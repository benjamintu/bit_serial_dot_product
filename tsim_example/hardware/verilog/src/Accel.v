==> flow/design.v <==
module Accel #
( parameter HOST_ADDR_BITS = 8,
  parameter HOST_DATA_BITS = 32,
  parameter MEM_LEN_BITS = 8,
  parameter MEM_ADDR_BITS = 64,
  parameter MEM_DATA_BITS = 64
)
(
  input                         clock,
  input                         reset,
  input                         host_req_valid,
  input                         host_req_opcode,
  input    [HOST_ADDR_BITS-1:0] host_req_addr,
  input    [HOST_DATA_BITS-1:0] host_req_value,
  output                        host_req_deq,
  output                        host_resp_valid,
  output   [HOST_DATA_BITS-1:0] host_resp_bits,
  output                        mem_req_valid,
  output                        mem_req_opcode,
  output     [MEM_LEN_BITS-1:0] mem_req_len,
  output    [MEM_ADDR_BITS-1:0] mem_req_addr,
  output                        mem_wr_valid,
  output    [MEM_DATA_BITS-1:0] mem_wr_bits,
  input                         mem_rd_valid,
  input     [MEM_DATA_BITS-1:0] mem_rd_bits,
  output                        mem_rd_ready
);
  logic                      launch;
  logic                      finish;
  logic                      event_counter_valid;
  logic [HOST_DATA_BITS-1:0] event_counter_value;
  logic [HOST_DATA_BITS-1:0] constant;
  logic [HOST_DATA_BITS-1:0] length;
  logic  [MEM_ADDR_BITS-1:0] inp_baddr;
  logic  [MEM_ADDR_BITS-1:0] out_baddr;
  RegFile #
  (
    .MEM_ADDR_BITS(MEM_ADDR_BITS),
    .HOST_ADDR_BITS(HOST_ADDR_BITS),
    .HOST_DATA_BITS(HOST_DATA_BITS)
  )
  rf
  (
    .clock               (clock),
    .reset               (reset),
    .host_req_valid      (host_req_valid),
    .host_req_opcode     (host_req_opcode),
    .host_req_addr       (host_req_addr),
    .host_req_value      (host_req_value),
    .host_req_deq        (host_req_deq),
    .host_resp_valid     (host_resp_valid),
    .host_resp_bits      (host_resp_bits),
    .launch              (launch),
    .finish              (finish),
    .event_counter_valid (event_counter_valid),
    .event_counter_value (event_counter_value),
    .constant            (constant),
    .length              (length),
    .inp_baddr           (inp_baddr),
    .out_baddr           (out_baddr)
  );
  Compute #
  (
    .MEM_LEN_BITS(MEM_LEN_BITS),
    .MEM_ADDR_BITS(MEM_ADDR_BITS),
    .MEM_DATA_BITS(MEM_DATA_BITS),
    .HOST_DATA_BITS(HOST_DATA_BITS)
  )
  comp
  (
    .clock               (clock),
    .reset               (reset),
    .mem_req_valid       (mem_req_valid),
    .mem_req_opcode      (mem_req_opcode),
    .mem_req_len         (mem_req_len),
    .mem_req_addr        (mem_req_addr),
    .mem_wr_valid        (mem_wr_valid),
    .mem_wr_bits         (mem_wr_bits),
    .mem_rd_valid        (mem_rd_valid),
    .mem_rd_bits         (mem_rd_bits),
    .mem_rd_ready        (mem_rd_ready),
    .launch              (launch),
    .finish              (finish),
    .event_counter_valid (event_counter_valid),
    .event_counter_value (event_counter_value),
    .constant            (constant),
    .length              (length),
    .inp_baddr           (inp_baddr),
    .out_baddr           (out_baddr)
  );
endmodule
module Compute #
(
  parameter MEM_LEN_BITS = 8,
  parameter MEM_ADDR_BITS = 64,
  parameter MEM_DATA_BITS = 64,
  parameter HOST_DATA_BITS = 32
)
(
  input                         clock,
  input                         reset,
  output                        mem_req_valid,
  output                        mem_req_opcode,
  output     [MEM_LEN_BITS-1:0] mem_req_len,
  output    [MEM_ADDR_BITS-1:0] mem_req_addr,
  output                        mem_wr_valid,
  output    [MEM_DATA_BITS-1:0] mem_wr_bits,
  input                         mem_rd_valid,
  input     [MEM_DATA_BITS-1:0] mem_rd_bits,
  output                        mem_rd_ready,
  input                         launch,
  output                        finish,
  output                        event_counter_valid,
  output   [HOST_DATA_BITS-1:0] event_counter_value,
  input    [HOST_DATA_BITS-1:0] constant,
  input    [HOST_DATA_BITS-1:0] length,
  input     [MEM_ADDR_BITS-1:0] inp_baddr,
  input     [MEM_ADDR_BITS-1:0] out_baddr
);
  typedef enum logic [2:0] {IDLE,
                            READ_REQ,
                            READ_DATA,
                            WRITE_REQ,
                            WRITE_DATA} state_t;
  state_t state_n, state_r;
  logic [31:0] cnt;
  logic [MEM_DATA_BITS-1:0] data;
  logic [MEM_ADDR_BITS-1:0] raddr;
  logic [MEM_ADDR_BITS-1:0] waddr;
  always_ff @(posedge clock) begin
    if (reset) begin
      state_r <= IDLE;
    end else begin
      state_r <= state_n;
    end
  end
  always_comb begin
    state_n = IDLE;
    case (state_r)
      IDLE: begin
        if (launch) begin
          state_n = READ_REQ;
        end
      end
      READ_REQ: begin
        state_n = READ_DATA;
      end
      READ_DATA: begin
        if (mem_rd_valid) begin
          state_n = WRITE_REQ;
        end else begin
          state_n = READ_DATA;
        end
      end
      WRITE_REQ: begin
        state_n = WRITE_DATA;
      end
      WRITE_DATA: begin
        if (cnt == (length - 1'b1)) begin
          state_n = IDLE;
        end else begin
          state_n = READ_REQ;
        end
      end
      default: begin
      end
    endcase
  end
  logic last;
  assign last = (state_r == WRITE_DATA) & (cnt == (length - 1'b1));
  logic [HOST_DATA_BITS-1:0] cycle_counter;
  always_ff @(posedge clock) begin
    if (reset | state_r == IDLE) begin
      cycle_counter <= '0;
    end else begin
      cycle_counter <= cycle_counter + 1'b1;
    end
  end
  assign event_counter_valid = last;
  assign event_counter_value = cycle_counter;
  always_ff @(posedge clock) begin
    if (reset | state_r == IDLE) begin
      raddr <= inp_baddr;
      waddr <= out_baddr;
    end else if (state_r == WRITE_DATA) begin
      raddr <= raddr + 'd8;
      waddr <= waddr + 'd8;
    end
  end
  assign mem_req_valid = (state_r == READ_REQ) | (state_r == WRITE_REQ);
  assign mem_req_opcode = state_r == WRITE_REQ;
  assign mem_req_len = 'd0;  
  assign mem_req_addr = (state_r == READ_REQ)? raddr : waddr;
  always_ff @(posedge clock) begin
    if ((state_r == READ_DATA) & mem_rd_valid) begin
      data <= mem_rd_bits + {32'd0, constant};
    end
  end
  assign mem_rd_ready = state_r == READ_DATA;
  assign mem_wr_valid = state_r == WRITE_DATA;
  assign mem_wr_bits = data;
  always_ff @(posedge clock) begin
    if (reset | state_r == IDLE) begin
      cnt <= 'd0;
    end else if (state_r == WRITE_DATA) begin
      cnt <= cnt + 1'b1;
    end
  end
  assign finish = last;
endmodule
module RegFile #
 (parameter MEM_ADDR_BITS = 64,
  parameter HOST_ADDR_BITS = 8,
  parameter HOST_DATA_BITS = 32
)
(
  input                         clock,
  input                         reset,
  input                         host_req_valid,
  input                         host_req_opcode,
  input    [HOST_ADDR_BITS-1:0] host_req_addr,
  input    [HOST_DATA_BITS-1:0] host_req_value,
  output                        host_req_deq,
  output                        host_resp_valid,
  output   [HOST_DATA_BITS-1:0] host_resp_bits,
  output                        launch,
  input                         finish,
  input                         event_counter_valid,
  input    [HOST_DATA_BITS-1:0] event_counter_value,
  output   [HOST_DATA_BITS-1:0] constant,
  output   [HOST_DATA_BITS-1:0] length,
  output    [MEM_ADDR_BITS-1:0] inp_baddr,
  output    [MEM_ADDR_BITS-1:0] out_baddr
);
  localparam NUM_REG = 8;
  typedef enum logic {IDLE, READ} state_t;
  state_t state_n, state_r;
  always_ff @(posedge clock) begin
    if (reset) begin
      state_r <= IDLE;
    end else begin
      state_r <= state_n;
    end
  end
  always_comb begin
    state_n = IDLE;
    case (state_r)
      IDLE: begin
        if (host_req_valid & ~host_req_opcode) begin
          state_n = READ;
        end
      end
      READ: begin
        state_n = IDLE;
      end
    endcase
  end
  assign host_req_deq = (state_r == IDLE) ? host_req_valid : 1'b0;
  logic [HOST_DATA_BITS-1:0] rf [NUM_REG-1:0];
  genvar i;
  for (i = 0; i < NUM_REG; i++) begin
    logic wen = (state_r == IDLE)? host_req_valid & host_req_opcode & i*4 == host_req_addr : 1'b0;
    if (i == 0) begin
      always_ff @(posedge clock) begin
        if (reset) begin
          rf[i] <= 'd0;
        end else if (finish) begin
          rf[i] <= 'd2;
        end else if (wen) begin
          rf[i] <= host_req_value;
        end
      end
    end else if (i == 1) begin
      always_ff @(posedge clock) begin
        if (reset) begin
          rf[i] <= 'd0;
        end else if (event_counter_valid) begin
          rf[i] <= event_counter_value;
        end else if (wen) begin
          rf[i] <= host_req_value;
        end
      end
    end else begin
      always_ff @(posedge clock) begin
        if (reset) begin
          rf[i] <= 'd0;
        end else if (wen) begin
          rf[i] <= host_req_value;
        end
      end
    end
  end
  logic [HOST_DATA_BITS-1:0] rdata;
  always_ff @(posedge clock) begin
    if (reset) begin
      rdata <= 'd0;
    end else if ((state_r == IDLE) & host_req_valid & ~host_req_opcode) begin
      if (host_req_addr == 'h00) begin
        rdata <= rf[0];
      end else if (host_req_addr == 'h04) begin
        rdata <= rf[1];
      end else if (host_req_addr == 'h08) begin
        rdata <= rf[2];
      end else if (host_req_addr == 'h0c) begin
        rdata <= rf[3];
      end else if (host_req_addr == 'h10) begin
        rdata <= rf[4];
      end else if (host_req_addr == 'h14) begin
        rdata <= rf[5];
      end else if (host_req_addr == 'h18) begin
        rdata <= rf[6];
      end else if (host_req_addr == 'h1c) begin
        rdata <= rf[7];
      end else begin
        rdata <= 'd0;
      end
    end
  end
  assign host_resp_valid = (state_r == READ);
  assign host_resp_bits = rdata;
  assign launch = rf[0][0];
  assign constant = rf[2];
  assign length = rf[3];
  assign inp_baddr = {rf[5], rf[4]};
  assign out_baddr = {rf[7], rf[6]};
endmodule
==> Step by step through the tools: Accel <==
The steps from the RTL of Accel to its reports follow in flow order.
Line numbers count from 1 in the design file above.
{ "inputs": {"top_module": "Accel", "clk_port": "clock", "cell_library": "sky130hd", "corner": "tt_025C_1v80"} }

==> Word level <==
Counts by Yosys on the flattened word-level netlist (proc, flatten, opt, wreduce). Print and check cells are left out.
{ "word_totals": {"reg_bits": 548, "latch_bits": 0, "ramBits": 0, "rom_bits": 0, "clocked_rd_ports_x_width": 0, "mem_count": 0, "input_bits": 109, "out_inout_bits": 174, "elab_cells": 98} }
{ "op_classes": {"n_addsub": 6, "multipliers": 0, "div": 0, "compare": 0, "eq_ne": 19, "n_shift": 0, "n_mux": 32, "bitwise": 18, "n_reduce_logical": 6} }
{ "ops": {"columns": ["cell", "n"], "rows": [
  ["two-way mux 32 bit", 10],
  ["two-way mux 64 bit", 5],
  ["adder 64 x 4 -> 64 bit with constant B", 2],
  ["adder 32 x 1 -> 32 bit with constant B", 2],
  ["adder 64 x 32 -> 64 bit", 1],
  ["subtractor 32 x 1 -> 32 bit with constant B", 1],
  ["== test 32 bit", 1],
  ["== test 5 x 8 -> 1 bit with constant A", 4],
  ["== test 8 x 5 -> 1 bit with constant B", 4],
  ["== test 4 x 8 -> 1 bit with constant A", 2],
  ["== test 8 x 4 -> 1 bit with constant B", 2],
  ["parallel mux 3 bit (select 5 bit)", 1],
  ["AND 1 bit", 14],
  ["two-way mux 1 bit", 13],
  ["== test 3 x 8 -> 1 bit with constant A", 1],
  ["== test 8 x 3 -> 1 bit with constant B", 1],
  ["logical NOT 8 bit", 1],
  ["nonzero test 2 bit", 3],
  ["== test 3 x 2 -> 1 bit with constant B", 2],
  ["two-way mux 2 bit", 2],
  ["== test 3 x 1 -> 1 bit with constant B", 1],
  ["== test 3 bit with constant B", 1],
  ["logical NOT 3 bit", 1],
  ["OR 1 bit", 2],
  ["NOT 1 bit", 2],
  ["OR reduction 2 bit", 1],
  ["parallel mux 1 bit (select 2 bit)", 1]
]} }

==> Longest topological paths <==
Depth = most cells in a row (Yosys ltp): at word level without a register or memory, in the mapped netlist without a sequential cell, where the memories' decode and read muxes count.
{ "depth": {"ltp_word": 9, "abc_area": 0, "ltp_mapped": 13, "depth_no_buf": 11} }

==> Netlist <==
The flow's flattened synthesis, as Yosys stat reports it; memories are mapped. The netlist is that of the ABC_AREA named above (0 if unset); the other value can give another one.
{ "synth_totals": {"mapped_cells": 3330, "mapped_area_um2": 28992.8, "seq_area_um2": 12932.4, "ffs": 550, "n_buf": 248} }
{ "types": {"columns": ["type", "n", "type_area_um2"], "rows": [
  ["sky130_fd_sc_hd__dfxtp_1", 358, 7.17E+03],
  ["sky130_fd_sc_hd__edfxtp_1", 192, 5765.53],
  ["sky130_fd_sc_hd__nand2_1", 692, 2.6E+03],
  ["sky130_fd_sc_hd__a21oi_1", 316, 1.58E+03],
  ["sky130_fd_sc_hd__xnor2_1", 131, 1147.35],
  ["sky130_fd_sc_hd__o21ai_0", 217, 1.09E+03],
  ["sky130_fd_sc_hd__xor2_1", 121, 1.06E+03],
  ["sky130_fd_sc_hd__mux2_2", 84, 945.907],
  ["sky130_fd_sc_hd__clkbuf_1", 219, 822.038],
  ["sky130_fd_sc_hd__nand3_1", 125, 625.6],
  ["sky130_fd_sc_hd__nor2_1", 150, 563.04],
  ["sky130_fd_sc_hd__ha_1", 37, 462.944],
  ["sky130_fd_sc_hd__mux4_2", 18, 405.389],
  ["sky130_fd_sc_hd__mux2i_1", 37, 370.355],
  ["sky130_fd_sc_hd__nor3_1", 68, 340.326],
  ["sky130_fd_sc_hd__mux2_1", 29, 326.563],
  ["sky130_fd_sc_hd__a22oi_1", 42, 315.302],
  ["sky130_fd_sc_hd__and3_1", 50, 312.8]
]} }
Other cell types: 58; their cells: 444.
The figures by module come from a second, unflattened synthesis with its own total; it is not the netlist above.
{ "unflattened": {"cells_unflattened": 3417, "area_unflattened_um2": 29457.0} }
Each row is one instance without its submodules.
{ "modules": {"columns": ["module", "n_inst", "n_cells", "area_um2", "seq_area_um2"], "rows": [
  ["Compute", 1, 1749, 16398.2, 7146.9],
  ["RegFile", 1, 1668, 13058.8, 5785.5],
  ["Accel", 1, 0, 0.0, 0.0]
]} }

==> Timing after synthesis <==
Path of least setup slack by OpenSTA after synthesis, without wires, with an ideal clock, recovery checks aside; 20% of the period is set as input and as output delay. Where synthesis merged equal registers, the netlist keeps one of their names.
{ "synth_timing": {"path_kind": "input-to-reg", "from": "in reset", "to": "reg comp.raddr[10]", "period_ns": 4.87, "input_delay_ns": 0.974, "setup_time_ns": 0.487, "launch_ns": 0.974, "t_arrival_ns": 4.187, "t_required_ns": 4.383, "slack_ns": 0.196, "path_delay_ns": 3.700, "driving_pins": 3, "path_buffers": 2, "period_less_setup_slack_ns": 4.674} }
"path_delay_ns" = arrival - input delay + setup time.
"driving_pins" counts driving pins, that of a launching flip-flop among them; a cell with two outputs on the path counts twice.
"period_less_setup_slack_ns" = period - worst setup slack (recovery checks aside). The figure is calculated, with input and output delays left at 20% of the set period.
The rows between start and end are the longest chain of elaborated cells between them; the timing report does not say that the signal goes this way. Where chains are equally long, one stands for them.
Each line given opens the expression or statement behind the cell; cells for indexed reads and writes are added by Yosys, which also makes memories of some case tables.
Only ways into the end's enable, where the timed path ends, are counted here.
{ "synth_via": {"cell_sequence": "sky130_fd_sc_hd__clkbuf_1 > sky130_fd_sc_hd__clkbuf_1 > sky130_fd_sc_hd__or3_1", "elab_chain_cells": 2, "cone_cells": 2, "cone_classes": "logic: 1; reduce/logical: 1"} }
{ "synth_rtl": {"columns": ["element", "line", "source"], "rows": [
  ["from (decl)", 10, "input                         reset,"],
  ["OR 1 bit", 182, "if (reset | state_r == IDLE) begin"],
  ["nonzero test 2 bit", null, null],
  ["to (assign)", 183, "raddr <= inp_baddr;"],
  ["to (assign)", 186, "raddr <= raddr + 'd8;"],
  ["to (decl)", 128, "logic [MEM_ADDR_BITS-1:0] raddr;"]
]} }

==> Timing after layout <==
From the final timing report of stored run 2: the path of least setup slack in the routed layout; clock arrival at registers is part of the times.
{ "layout_timing": {"path_kind": "reg-to-reg", "from": "reg rf.rf[3][0]", "to": "reg rf.rf[1][2]", "period_ns": 7.37, "setup_time_ns": 0.11, "launch_ns": 0.58, "t_arrival_ns": 5.77, "t_required_ns": 7.84, "slack_ns": 2.07, "driving_pins": 12, "path_buffers": 1} }
The rows between start and end are the longest chain of elaborated cells between them; the timing report does not say that the signal goes this way. Where chains are equally long, one stands for them.
A register here has more assigning lines than the two given.
{ "layout_via": {"cell_sequence": "sky130_fd_sc_hd__dfxtp_1 > sky130_fd_sc_hd__inv_1 > sky130_fd_sc_hd__ha_1 > sky130_fd_sc_hd__nor4b_1 > sky130_fd_sc_hd__nand3_1 > sky130_fd_sc_hd__xnor2_1 > sky130_fd_sc_hd__a2111o_1 > sky130_fd_sc_hd__a211oi_1 > sky130_fd_sc_hd__o2111ai_1 > sky130_fd_sc_hd__nor3_4 > sky130_fd_sc_hd__buf_4 > sky130_fd_sc_hd__mux2_2", "elab_chain_cells": 4, "cone_cells": 5, "cone_classes": "add/sub: 1; eq/ne: 1; mux: 1; logic: 1; reduce/logical: 1"} }
{ "layout_rtl": {"columns": ["element", "line", "source"], "rows": [
  ["from (decl)", 259, "logic [HOST_DATA_BITS-1:0] rf [NUM_REG-1:0];"],
  ["from (assign)", 286, "rf[i] <= 'd0;"],
  ["from (assign)", 288, "rf[i] <= host_req_value;"],
  ["subtractor 32 x 1 -> 32 bit", 170, "assign last = (state_r == WRITE_DATA) & (cnt == (length - 1'b1));"],
  ["== test 32 bit", 170, null],
  ["AND 1 bit", 170, null],
  ["two-way mux 32 bit", 277, "end else if (event_counter_valid) begin"],
  ["to (assign)", 278, "rf[i] <= event_counter_value;"],
  ["to (assign)", 280, "rf[i] <= host_req_value;"],
  ["to (decl)", 259, null]
]} }

Design Accel on sky130hd. What follows are 2 stored runs of the flow, each under its own settings; their order means nothing. The constraints put input and output delay at 20% of the set period each and load the outputs with 0.01 pF.
"achieved clock period (ns)" is the run's clock period less its worst setup slack. It is reckoned from that one timing run; input and output delays stay at 20% of the period that was set.
By "worst setup path time (ns)" is meant the share of the clock period that the worst setup path is allowed (20% is reserved at inputs, 20% at outputs), minus its slack. Clock arrival times at its registers enter into it.
"finish__power__total" is the tool's figure for a default switching activity; nothing was simulated.

settings of stored run 1
{
  "period_ns": 5.44,
  "CORE_UTILIZATION": 55,
  "SETUP_SLACK_MARGIN": 1.29,
  "PLACE_DENSITY_LB_ADDON": 0.12,
  "CELL_PAD_IN_SITES_GLOBAL_PLACEMENT": 1,
  "CELL_PAD_IN_SITES_DETAIL_PLACEMENT": 2,
  "CTS_CLUSTER_SIZE": 68,
  "CAP_MARGIN": 20,
  "CORE_MARGIN": 2,
  "SLEW_MARGIN": 20
}
report of stored run 1: did not finish, place, DPL-0033

settings of stored run 2
{
  "period_ns": 7.37,
  "CORE_UTILIZATION": 54,
  "SETUP_SLACK_MARGIN": 1.95,
  "CORE_ASPECT_RATIO": 1.91,
  "CORE_MARGIN": 7,
  "TNS_END_PERCENT": 100,
  "CTS_CLUSTER_SIZE": 26,
  "MIN_ROUTING_LAYER": "met1",
  "MAX_ROUTING_LAYER": "met5",
  "CAP_MARGIN": 20,
  "SLEW_MARGIN": 20
}
report of stored run 2
yosys chip area after synthesis (um^2): 28992.8
finish__design__die__area: 60716.2
finish__design__instance__area__stdcell: 33768.6
finish__design__instance__utilization: 0.6355
finish__timing__setup__ws: 2.072
finish__timing__setup__tns: 0.000
finish__timing__hold__ws: 0.469
finish__power__total: 6.185e-03
achieved clock period (ns): 5.298
worst setup path time (ns): 5.30
worst setup path kind: reg-to-reg
