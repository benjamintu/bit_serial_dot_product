==> flow/design.v <==
module Dot(  
  input         clock,  
  input         reset,  
  input  [7:0]  io_a_0,  
  input  [7:0]  io_b_0,  
  output [15:0] io_y  
);
  reg [15:0] accum;  
  reg [31:0] _RAND_0;
  wire [15:0] _T_39;  
  wire [16:0] _T_40;  
  wire [15:0] _GEN_0;  
  assign _T_39 = $signed(io_a_0) * $signed(io_b_0);  
  assign _T_40 = $signed(accum) + $signed(_T_39);  
  assign io_y = accum;  
  assign _GEN_0 = _T_40[15:0];  
  always @(posedge clock) begin
    if (reset) begin
      accum <= 16'sh0;
    end else begin
      accum <= $signed(_GEN_0);
    end
  end
endmodule
# From RTL to reports: Dot
# Tool output for the design above, in the order of the flow.
# Line numbers count from 1 in the design file above.
# Operators carry their Yosys type and port widths (W data, S select, Z words).
# Not given: --
# design
top,Dot
clock_port,clock
lib,sky130hd
corner,tt_025C_1v80

# Word level
# Counts by Yosys on the flattened word-level netlist (proc, flatten, opt, wreduce; memories kept). Register bits leave out memories and registers merged into their read ports (data or address); mux counts leave out enables and synchronous resets folded into registers. Print and check cells are left out. Cells with the same type and inputs are merged into one.
# word_totals
output_inout_bits,16
word_cells,3
inputBits,18
register_bits,16
# classes
n_mul,1
addsub,1
# ops
operator,n
$mul A8 B8 Y16,1
$add A16 B16 Y16,1

# Depth
# Longest topological path by Yosys (ltp), each cell counted once; first at word level (registers and memories cut), then after technology mapping (sequential cells cut; the memories' decode and read muxes count).
# logic_depth
word_depth,2
abc_area,0
depth_mapped,17
mapped_depth_nobuf,17

# Mapped cells and area
# The flow's flattened synthesis, as Yosys stat reports it; memories are mapped. The netlist is that of the ABC_AREA named above (0 if unset); the other value can give another one.
# types
type,n,area_total_um2
sky130_fd_sc_hd__fa_1,71,1.42E+03
sky130_fd_sc_hd__ha_1,37,462.944
sky130_fd_sc_hd__dfxtp_1,16,320.307
sky130_fd_sc_hd__inv_1,70,262.752
sky130_fd_sc_hd__and2_1,32,200.192
sky130_fd_sc_hd__nand2_1,26,97.594
sky130_fd_sc_hd__xnor2_1,11,96.342
sky130_fd_sc_hd__nor2_1,15,56.304
sky130_fd_sc_hd__xor2_1,6,52.55
sky130_fd_sc_hd__nor2b_1,7,43.792
sky130_fd_sc_hd__a21o_1,5,37.536
sky130_fd_sc_hd__a2111oi_4,1,27.526
sky130_fd_sc_hd__a21oi_1,5,25.024
sky130_fd_sc_hd__xnor3_1,1,22.522
sky130_fd_sc_hd__o21ai_0,4,20.019
sky130_fd_sc_hd__nand2b_1,3,18.768
sky130_fd_sc_hd__o211ai_1,2,15.014
sky130_fd_sc_hd__clkbuf_1,3,11.261
# Not listed: further types 11, cells in them 11.
# synth_totals
buffers,3
area_um2,3271.9
ff_cells,16
mapped_cells,326

# Worst setup path after synthesis
# OpenSTA on the mapped netlist: ideal clock, no wires. The path of least setup slack (recovery checks aside). Input and output delay are each 20% of the period. Register names are those of the netlist, which keeps one name where synthesis merged equal registers.
# synth_path
kind,input port to flip-flop
from,input port io_b_0[0]
to,register accum[14]
delay_ps,4562
setup_slack_ps,-3
t_first_pin_ps,1140
required_time_ps,5577
clock_period_ps,5700
t_arrival_ps,5579
stages,14
n_path_buf,0
period_less_setup_slack_ps,5703
# "delay_ps" = arrival - input delay + setup time.
# "stages" counts driving pins, that of a launching flip-flop among them; a cell with two outputs on the path counts twice.
# "period_less_setup_slack_ps" is the clock period less the worst setup slack; recovery checks do not enter. This is arithmetic on one report: input and output delays are still those of the set period (20% each).
# The rows between start and end are the longest chain of elaborated cells between them; the timing report does not say that the signal goes this way. Where chains are equally long, one stands for them.
# A line is the first line of the expression or statement that the cell stems from. Yosys adds cells for indexed reads and writes and turns some case tables into memories.
# synth_via
cell_sequence,sky130_fd_sc_hd__and2_1 > sky130_fd_sc_hd__inv_1 > sky130_fd_sc_hd__fa_1 > sky130_fd_sc_hd__inv_1 > sky130_fd_sc_hd__fa_1 > sky130_fd_sc_hd__fa_1 > sky130_fd_sc_hd__fa_1 > sky130_fd_sc_hd__fa_1 > sky130_fd_sc_hd__ha_1 > sky130_fd_sc_hd__a2111oi_4 > sky130_fd_sc_hd__o21ai_1 > sky130_fd_sc_hd__a31o_1 > sky130_fd_sc_hd__a31oi_1 > sky130_fd_sc_hd__mux2_1
elab_chain_cells,2
cells_between,2
lines_between,2
cone_classes,add/sub (1); mul (1)
# synth_lines
item,line_no,source
start: declaration,5,"input  [7:0]  io_b_0,"
$mul A8 B8 Y16,13,assign _T_39 = $signed(io_a_0) * $signed(io_b_0);
$add A16 B16 Y16,14,assign _T_40 = $signed(accum) + $signed(_T_39);
end: assignment,19,accum <= 16'sh0;
end: assignment,21,accum <= $signed(_GEN_0);
end: declaration,8,reg [15:0] accum;

# Worst path after layout
# Path of least setup slack in the final report of job 1 (OpenROAD, finished layout, wires in). Where an end is a register, its clock arrival counts in the times.
# The report prints the path's times to 10 ps; the period is as set.
# layout_path
kind,input port to flip-flop
from,input port io_b_0[0]
to,register accum[14]
stages,15
setup_slack_ps,1630
n_path_buf,1
clock_period_ps,8770
t_arrival_ps,7280
t_first_pin_ps,1750
required_time_ps,8910
# The rows between start and end are the longest chain of elaborated cells between them; the timing report does not say that the signal goes this way. Where chains are equally long, one stands for them.
# layout_via
cell_sequence,sky130_fd_sc_hd__clkdlybuf4s50_1 > sky130_fd_sc_hd__and2_1 > sky130_fd_sc_hd__inv_1 > sky130_fd_sc_hd__fa_1 > sky130_fd_sc_hd__inv_1 > sky130_fd_sc_hd__fa_1 > sky130_fd_sc_hd__fa_1 > sky130_fd_sc_hd__fa_1 > sky130_fd_sc_hd__fa_1 > sky130_fd_sc_hd__ha_1 > sky130_fd_sc_hd__a2111oi_4 > sky130_fd_sc_hd__o21ai_1 > sky130_fd_sc_hd__a31o_1 > sky130_fd_sc_hd__a31oi_1 > sky130_fd_sc_hd__mux2_1
elab_chain_cells,2
cells_between,2
lines_between,2
cone_classes,add/sub (1); mul (1)
# layout_lines
item,line_no,source
start: declaration,5,"input  [7:0]  io_b_0,"
$mul A8 B8 Y16,13,assign _T_39 = $signed(io_a_0) * $signed(io_b_0);
$add A16 B16 Y16,14,assign _T_40 = $signed(accum) + $signed(_T_39);
end: assignment,19,accum <= 16'sh0;
end: assignment,21,accum <= $signed(_GEN_0);
end: declaration,8,reg [15:0] accum;

Data sheet: physical implementation of Dot

Settings and measured results of 2 stored flow runs for module Dot (sky130hd), not sorted in any way. The constraints put input and output delay at 20% of the set period each and load the outputs with 0.01 pF.
By "worst_path_allowed_less_slack_ps" is meant the share of the clock period that the worst setup path is allowed (20% is reserved at inputs, 20% at outputs), minus its slack. Clock arrival times at its registers enter into it.
"worst_path_allowed_less_slack_ps" is known to 10 ps.

Job 1, flow files:
==> flow/run.sh <==
#!/bin/bash
# the make line also repeats the synthesis and layout settings of config.mk as NAME=value (left out here)
make -C /OpenROAD-flow-scripts/flow DESIGN_CONFIG=/design/flow/config.mk WORK_HOME=/design/flow/orfs CLKGATE_MAP_FILE= finish
==> flow/config.mk <==
export PLATFORM = sky130hd
export DESIGN_NAME = Dot
export DESIGN_NICKNAME = Dot
export VERILOG_FILES = /design/flow/design.v
export SDC_FILE = /design/flow/constraint.sdc
export NUM_CORES = 4
export LEC_CHECK = 0
export CAP_MARGIN = 20
export CORE_MARGIN = 2
export CORE_UTILIZATION = 68
export GPL_TIMING_DRIVEN = 0
export HOLD_SLACK_MARGIN = -0.03
export PLACE_DENSITY_LB_ADDON = 0.12
export SLEW_MARGIN = 10
==> flow/constraint.sdc <==
create_clock -name core_clock -period 8.77 [get_ports {clock}]
set_input_delay 1.7540 -clock core_clock [delete_from_list [all_inputs] [get_ports {clock}]]
set_output_delay 1.7540 -clock core_clock [all_outputs]
set_load 0.01 [all_outputs]

==> results of job 1, as CSV <==
result,value
worst_path_allowed_less_slack_ps,5390
timing.worst_path_kind,"input port to flip-flop"
stdcell_area_um2,3704.8
synth_chip_area_um2,3271.9
layout_utilization_frac,0.79
design_die_area_um2,5382.4
setup_worst_slack_ps,1628

Job 2, flow files:
==> flow/run.sh <==
#!/bin/bash
# the make line also repeats the synthesis and layout settings of config.mk as NAME=value (left out here)
make -C /OpenROAD-flow-scripts/flow DESIGN_CONFIG=/design/flow/config.mk WORK_HOME=/design/flow/orfs CLKGATE_MAP_FILE= finish
==> flow/config.mk <==
export PLATFORM = sky130hd
export DESIGN_NAME = Dot
export DESIGN_NICKNAME = Dot
export VERILOG_FILES = /design/flow/design.v
export SDC_FILE = /design/flow/constraint.sdc
export NUM_CORES = 4
export LEC_CHECK = 0
export CAP_MARGIN = 20
export CORE_MARGIN = 2
export CORE_UTILIZATION = 40
export SETUP_SLACK_MARGIN = 1.88
export SLEW_MARGIN = 20
==> flow/constraint.sdc <==
create_clock -name core_clock -period 6.71 [get_ports {clock}]
set_input_delay 1.3420 -clock core_clock [delete_from_list [all_inputs] [get_ports {clock}]]
set_output_delay 1.3420 -clock core_clock [all_outputs]
set_load 0.01 [all_outputs]

==> results of job 2, as CSV <==
result,value
worst_path_allowed_less_slack_ps,4020
timing.worst_path_kind,"input port to flip-flop"
stdcell_area_um2,4125.2
synth_chip_area_um2,3271.9
layout_utilization_frac,0.528
design_die_area_um2,8918.9
setup_worst_slack_ps,1348
